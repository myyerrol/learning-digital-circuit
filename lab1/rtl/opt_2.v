==> flow/design.v <==
module opt_2(
    input                           i_clk,
    input                           i_rst_n,
    output reg [DATA_WIDTH - 1 : 0] o_data
);
    parameter ADDR_WIDTH = 2;
    parameter ADDR_COUNT = 1 << ADDR_WIDTH;
    parameter DATA_WIDTH = 32;
    reg [ADDR_WIDTH - 1 : 0] r_cnt;
    reg [DATA_WIDTH - 1 : 0] r_gpr[ADDR_COUNT - 1 : 0];
    integer i;
    always @(posedge i_clk) begin
        if (!i_rst_n) begin
            r_cnt <= 0;
            for (i = 0; i < ADDR_COUNT; i = i + 1) begin
                r_gpr[i] <= i + 1;
            end
        end
        else begin
            if (r_cnt == ADDR_COUNT - 1) begin
                r_cnt <= 0;
            end
            else begin
                r_cnt <= r_cnt + 1'b1;
            end
            o_data <= r_gpr[r_cnt];
        end
    end
endmodule
==> From RTL to reports: opt_2 <==
The steps from the RTL of opt_2 to its reports follow in flow order.
Line numbers count from 1 in the design file above.
Operators: Yosys type, input widths -> output width; for muxes data width and select width s.
Library cell names are shortened.
{ "inputs": {"top_module": "opt_2", "clk_port": "i_clk", "library": "sky130hd", "lib_corner": "tt_025C_1v80"} }

==> Word-level counts <==
Yosys after proc, flatten, opt, wreduce and memory -nomap, before mapping. Print and check cells are not counted. Equal cells are merged and count once.
{ "word_totals": {"wordCells": 10, "out_inout_bits": 32, "regBits": 34, "input_bits": 2} }
{ "classes": {"add_sub_neg": 1, "mux": 1, "n_eq": 3, "reduce_and_logical": 2, "logic": 1} }
{ "op_table": {"columns": ["operator", "n"], "rows": [
  ["$pmux 32 s4", 1],
  ["$eq 2x2->1 const B", 2],
  ["$add 2x1->2 const B", 1],
  ["$eq 2x1->1 const B", 1],
  ["$logic_not 2->1", 1],
  ["$reduce_or 2->1", 1],
  ["$not 1->1", 1]
]} }

==> Depth <==
Yosys ltp: most cells in a row. Word level: on the elaborated netlist, between registers, memories and ports. Mapped: between sequential cells and ports; inverters and the memories' decode and read muxes count.
{ "depth": {"ltp_word": 2, "abc_area": 0, "depth_mapped": 3} }

==> Netlist <==
Source: synth_stat.txt of the flow (Yosys; design flattened, memories mapped). It holds for the ABC_AREA given above (unset counts as 0); a run with the other value may have another netlist.
Totals and module areas in this step are rounded.
{ "synth_totals": {"buf_cells": 29, "area_um2": 436.7, "cell_count": 44, "ff_cells": 5} }
{ "by_type": {"columns": ["type", "n", "area_total_um2"], "rows": [
  ["buf_4", 29, 217.709],
  ["edfxtp_1", 3, 90.086],
  ["ha_1", 4, 50.048],
  ["dfxtp_1", 2, 40.038],
  ["nor3b_2", 1, 12.512],
  ["and3b_1", 1, 8.758],
  ["inv_1", 2, 7.507],
  ["or2_1", 1, 6.256],
  ["conb_1", 1, 3.754]
]} }

==> Timing after synthesis <==
Path of least setup slack by OpenSTA after synthesis, without wires, with an ideal clock, recovery checks aside; 20% of the period is set as input and as output delay. Where synthesis merged equal registers, the netlist keeps one of their names.
{ "synth_timing": {"path_type": "reg2reg", "from": "reg r_cnt[0]", "to": "reg o_data[0]", "n_path_buf": 0, "delay_ns": 1.070, "required_time_ns": 1.041, "arrival_time_ns": 0.811, "stages": 4, "slack_ns": 0.230, "clock_period_ns": 1.3, "period_less_setup_slack_ns": 1.07} }
"delay_ns" = arrival - input delay + setup time.
"stages" counts driving pins, that of a launching flip-flop among them; a cell with two outputs on the path counts twice.
"period_less_setup_slack_ns" = period - worst setup slack (recovery checks aside). The figure is calculated, with input and output delays left at 20% of the set period.
Between the ends stands the longest chain of elaborated cells between them, by number of cells; it is not shown to be the way that was timed. Of several equally long chains one is given.
A line is the first line of the expression or statement that the cell stems from. Yosys adds cells for indexed reads and writes and turns some case tables into memories.
At most two assigning lines are given for a register; there are more.
{ "synth_via": {"path_cell_list": "dfxtp_1 > inv_1 > ha_1 > or2_1", "elab_chain_len": 2, "cone_cells": 5, "cone_classes": "eq/ne (3); mux (1); reduce/logical (1)"} }
{ "synth_rtl": {"columns": ["element", "line", "rtl"], "rows": [
  ["from (decl)", 9, "reg [ADDR_WIDTH - 1 : 0] r_cnt;"],
  ["from (assign)", 14, "r_cnt <= 0;"],
  ["from (assign)", 24, "r_cnt <= r_cnt + 1'b1;"],
  ["$eq 2x2->1", 26, "o_data <= r_gpr[r_cnt];"],
  ["$pmux 32 s4", 26, null],
  ["to (assign)", 26, null],
  ["to (decl)", 4, "output reg [DATA_WIDTH - 1 : 0] o_data"]
]} }

==> Path in the finished layout <==
Path of least setup slack in the final report of run A (OpenROAD, finished layout, wires in). Where an end is a register, its clock arrival counts in the times.
{ "layout_timing": {"path_type": "reg2reg", "from": "reg r_cnt[1]", "to": "reg o_data[0]", "required_time_ns": 0.96, "clock_period_ns": 0.973, "arrival_time_ns": 0.98, "slack_ns": -0.03, "stages": 4, "n_path_buf": 0} }
Between the ends stands the longest chain of elaborated cells between them, by number of cells; it is not shown to be the way that was timed. Of several equally long chains one is given.
At most two assigning lines are given for a register; there are more.
{ "layout_via": {"path_cell_list": "dfxtp_2 > inv_2 > ha_2 > or2_1", "elab_chain_len": 2, "cone_cells": 5, "cone_classes": "eq/ne (3); mux (1); reduce/logical (1)"} }
{ "layout_rtl": {"columns": ["element", "line", "rtl"], "rows": [
  ["from (decl)", 9, "reg [ADDR_WIDTH - 1 : 0] r_cnt;"],
  ["from (assign)", 14, "r_cnt <= 0;"],
  ["from (assign)", 24, "r_cnt <= r_cnt + 1'b1;"],
  ["$eq 2x2->1", 26, "o_data <= r_gpr[r_cnt];"],
  ["$pmux 32 s4", 26, null],
  ["to (assign)", 26, null],
  ["to (decl)", 4, "output reg [DATA_WIDTH - 1 : 0] o_data"]
]} }

==> results <==
Top module opt_2; platform sky130hd; tools Yosys and OpenROAD; 2 stored runs in no particular order. Input and output delays are each 20% of the period that was set; the output load is 0.01 pF.
By "worst_path_ns" is meant the share of the clock period that the worst setup path is allowed (20% is reserved at inputs, 20% at outputs), minus its slack. Clock arrival times at its registers enter into it.
By "fin_power_mw" is meant OpenSTA's value without simulated activity: inputs other than the clock are taken to toggle once in ten clock periods, and the tool carries that through the logic.
The results are shown rounded.
[
  {
    "run": "run A",
    "settings": { "period_ns": 0.973, "CORE_UTILIZATION": 38, "SETUP_SLACK_MARGIN": -0.03, "PLACE_DENSITY_LB_ADDON": 0.26, "CORE_ASPECT_RATIO": 0.82, "CORE_MARGIN": 8, "TNS_END_PERCENT": 10, "GPL_TIMING_DRIVEN": 1, "GPL_ROUTABILITY_DRIVEN": 0, "MIN_ROUTING_LAYER": "met1", "CAP_MARGIN": 20, "SLEW_MARGIN": 20 },
    "results": { "fin_power_mw": 0.6536, "fin_util_pct": 37.6, "dieArea_um2": 2495, "yosys_chip_area_um2": 436.7, "ws_setup_ns": -0.025, "worst_path_ns": 1.00, "worstPathKind": "reg2reg" }
  },
  {
    "run": "run B",
    "settings": { "period_ns": 1.24, "CORE_UTILIZATION": 35, "SETUP_SLACK_MARGIN": 0.02, "PLACE_DENSITY_LB_ADDON": 0.17, "CORE_MARGIN": 8, "ABC_AREA": 1, "GPL_TIMING_DRIVEN": 0, "SLEW_MARGIN": 10, "MIN_ROUTING_LAYER": "met2", "MAX_ROUTING_LAYER": "met5", "CAP_MARGIN": 20 },
    "results": { "fin_power_mw": 0.5649, "fin_util_pct": 55.0, "dieArea_um2": 2623, "yosys_chip_area_um2": 434.2, "ws_setup_ns": 0.121, "worst_path_ns": 0.87, "worstPathKind": "reg2out" }
  }
]
