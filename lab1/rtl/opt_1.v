==> flow/design.v <==
module opt_1(
    input               i_clk,
    input               i_rst_n,
    output reg [31 : 0] o_data
);
    reg [ 1 : 0] r_cnt;
    reg [31 : 0] r_gpr[3 : 0];
    always @(posedge i_clk) begin
        if (!i_rst_n) begin
            r_cnt    <= 2'b0;
            r_gpr[0] <= 32'd1;
            r_gpr[1] <= 32'd2;
            r_gpr[2] <= 32'd3;
            r_gpr[3] <= 32'd4;
        end
        else begin
            if (r_cnt == 3) begin
                r_cnt <= 2'b0;
            end
            else begin
                r_cnt <= r_cnt + 1'b1;
            end
            o_data <= r_gpr[r_cnt];
        end
    end
endmodule
; Step by step through the tools: opt_1
; What the tools print for opt_1, step after step.
; Lines are those of the file above, counted from 1.
; Cell names lack the library's common part.
; Not given: --
[design]
design = opt_1
clk_port = i_clk
library = sky130hd
lib_corner = tt_025C_1v80

; After elaboration
; Yosys after proc, flatten, opt, wreduce and memory -nomap, before mapping. Print and check cells are not counted. Equal cells are merged and count once.
[op_classes]
addsub = 1
n_eq = 3
mux = 1
logic = 1
n_reduce_logical = 2
[op_table]
columns = op, count
row1 = case mux 32 bit (select 4 bit), 1
row2 = equality test 2 bit with constant B, 2
row3 = adder 2 x 1 -> 2 bit with constant B, 1
row4 = equality test 2 x 1 -> 1 bit with constant B, 1
row5 = zero test 2 bit, 1
row6 = OR reduction 2 bit, 1
row7 = NOT 1 bit, 1
[word_totals]
ff_bits = 34
in_bits = 2
output_inout_bits = 32

; Depth
; Longest topological path by Yosys (ltp), each cell counted once; first at word level (registers and memories cut), then after technology mapping (sequential cells cut; the memories' decode and read muxes count).
[depth]
ltp_word = 2
ABC_AREA = 0
mapped_depth = 3

; Synthesis result
; The flow's flattened synthesis, as Yosys stat reports it; memories are mapped. The netlist is that of the ABC_AREA named above (0 if unset); the other value can give another one.
[types]
columns = cell, count
row1 = buf_4, 29
row2 = edfxtp_1, 3
row3 = ha_1, 4
row4 = dfxtp_1, 2
row5 = nor3b_2, 1
row6 = and3b_1, 1
row7 = inv_1, 2
row8 = or2_1, 1
row9 = conb_1, 1
[synth_totals]
cells = 44
synth_area_um2 = 436.7
seq_area_um2 = 130.1
ff_cells = 5
n_buf = 29

; Worst setup path after synthesis
; OpenSTA on the mapped netlist: ideal clock, no wires. The path of least setup slack (recovery checks aside). Input and output delay are each 20% of the period. Register names are those of the netlist, which keeps one name where synthesis merged equal registers.
[synth_timing]
path_kind = flip-flop to flip-flop
from = register r_cnt[0]
to = register o_data[0]
clock_period_ns = 1.92
setup_time_ns = 0.259
launch_ns = 0.000
t_arrival_ns = 0.811
setup_slack_ns = 0.850
delay_ns = 1.070
driving_pins = 4
path_buffers = 0
synth_period_reached_ns = 1.07
; "delay_ns" is the arrival time less input delay plus setup time.
; "driving_pins" counts driving pins, that of a launching flip-flop among them; a cell with two outputs on the path counts twice.
; "synth_period_reached_ns" is the clock period less the worst setup slack; recovery checks do not enter. This is arithmetic on one report: input and output delays are still those of the set period (20% each).
; The rows between start and end are the longest chain of elaborated cells between them; the timing report does not say that the signal goes this way. Where chains are equally long, one stands for them.
; Each line given opens the expression or statement behind the cell; cells for indexed reads and writes are added by Yosys, which also makes memories of some case tables.
; A register here has more assigning lines than the two given.
[synth_between]
path_cell_list = dfxtp_1 inv_1 ha_1 or2_1
elab_chain_cells = 2
cone_cells = 5
classes_between = 3 x eq/ne; 1 x mux; 1 x reduce/logical
[synth_rtl]
columns = item, line_no
row1 = "start, declared", 6  ; reg [ 1 : 0] r_cnt;
row2 = "start, assigned", 10  ; r_cnt    <= 2'b0;
row3 = "start, assigned", 21  ; r_cnt <= r_cnt + 1'b1;
row4 = equality test 2 bit, 23  ; o_data <= r_gpr[r_cnt];
row5 = case mux 32 bit (select 4 bit), 23
row6 = "end, assigned", 23
row7 = "end, declared", 4  ; output reg [31 : 0] o_data

; opt_1 through Yosys and OpenROAD on sky130hd: 2 stored runs, unordered, with their settings. The constraints put input and output delay at 20% of the set period each and load the outputs with 0.01 pF.

[run A: settings]
period_ns = 0.722
CORE_UTILIZATION = 66
SETUP_SLACK_MARGIN = -0.03
PLACE_DENSITY_LB_ADDON = 0.09
CORE_ASPECT_RATIO = 0.92
CORE_MARGIN = 5
CELL_PAD_IN_SITES_GLOBAL_PLACEMENT = 0
CELL_PAD_IN_SITES_DETAIL_PLACEMENT = 1
TNS_END_PERCENT = 100
CTS_CLUSTER_SIZE = 78
CTS_CLUSTER_DIAMETER = 64
SLEW_MARGIN = 30
CAP_MARGIN = 20
[run A: results]
outcome = stopped before the end: floorplanning reported PDN-0185

[run B: settings]
period_ns = 0.941
CORE_UTILIZATION = 62
SETUP_SLACK_MARGIN = 0.16
PLACE_DENSITY_LB_ADDON = 0.06
CORE_MARGIN = 10
GPL_TIMING_DRIVEN = 0
GPL_ROUTABILITY_DRIVEN = 1
CTS_CLUSTER_SIZE = 42
CAP_MARGIN = 15
MAX_ROUTING_LAYER = met4
SLEW_MARGIN = 20
[run B: results]
outcome = stopped before the end: floorplanning reported PDN-0185
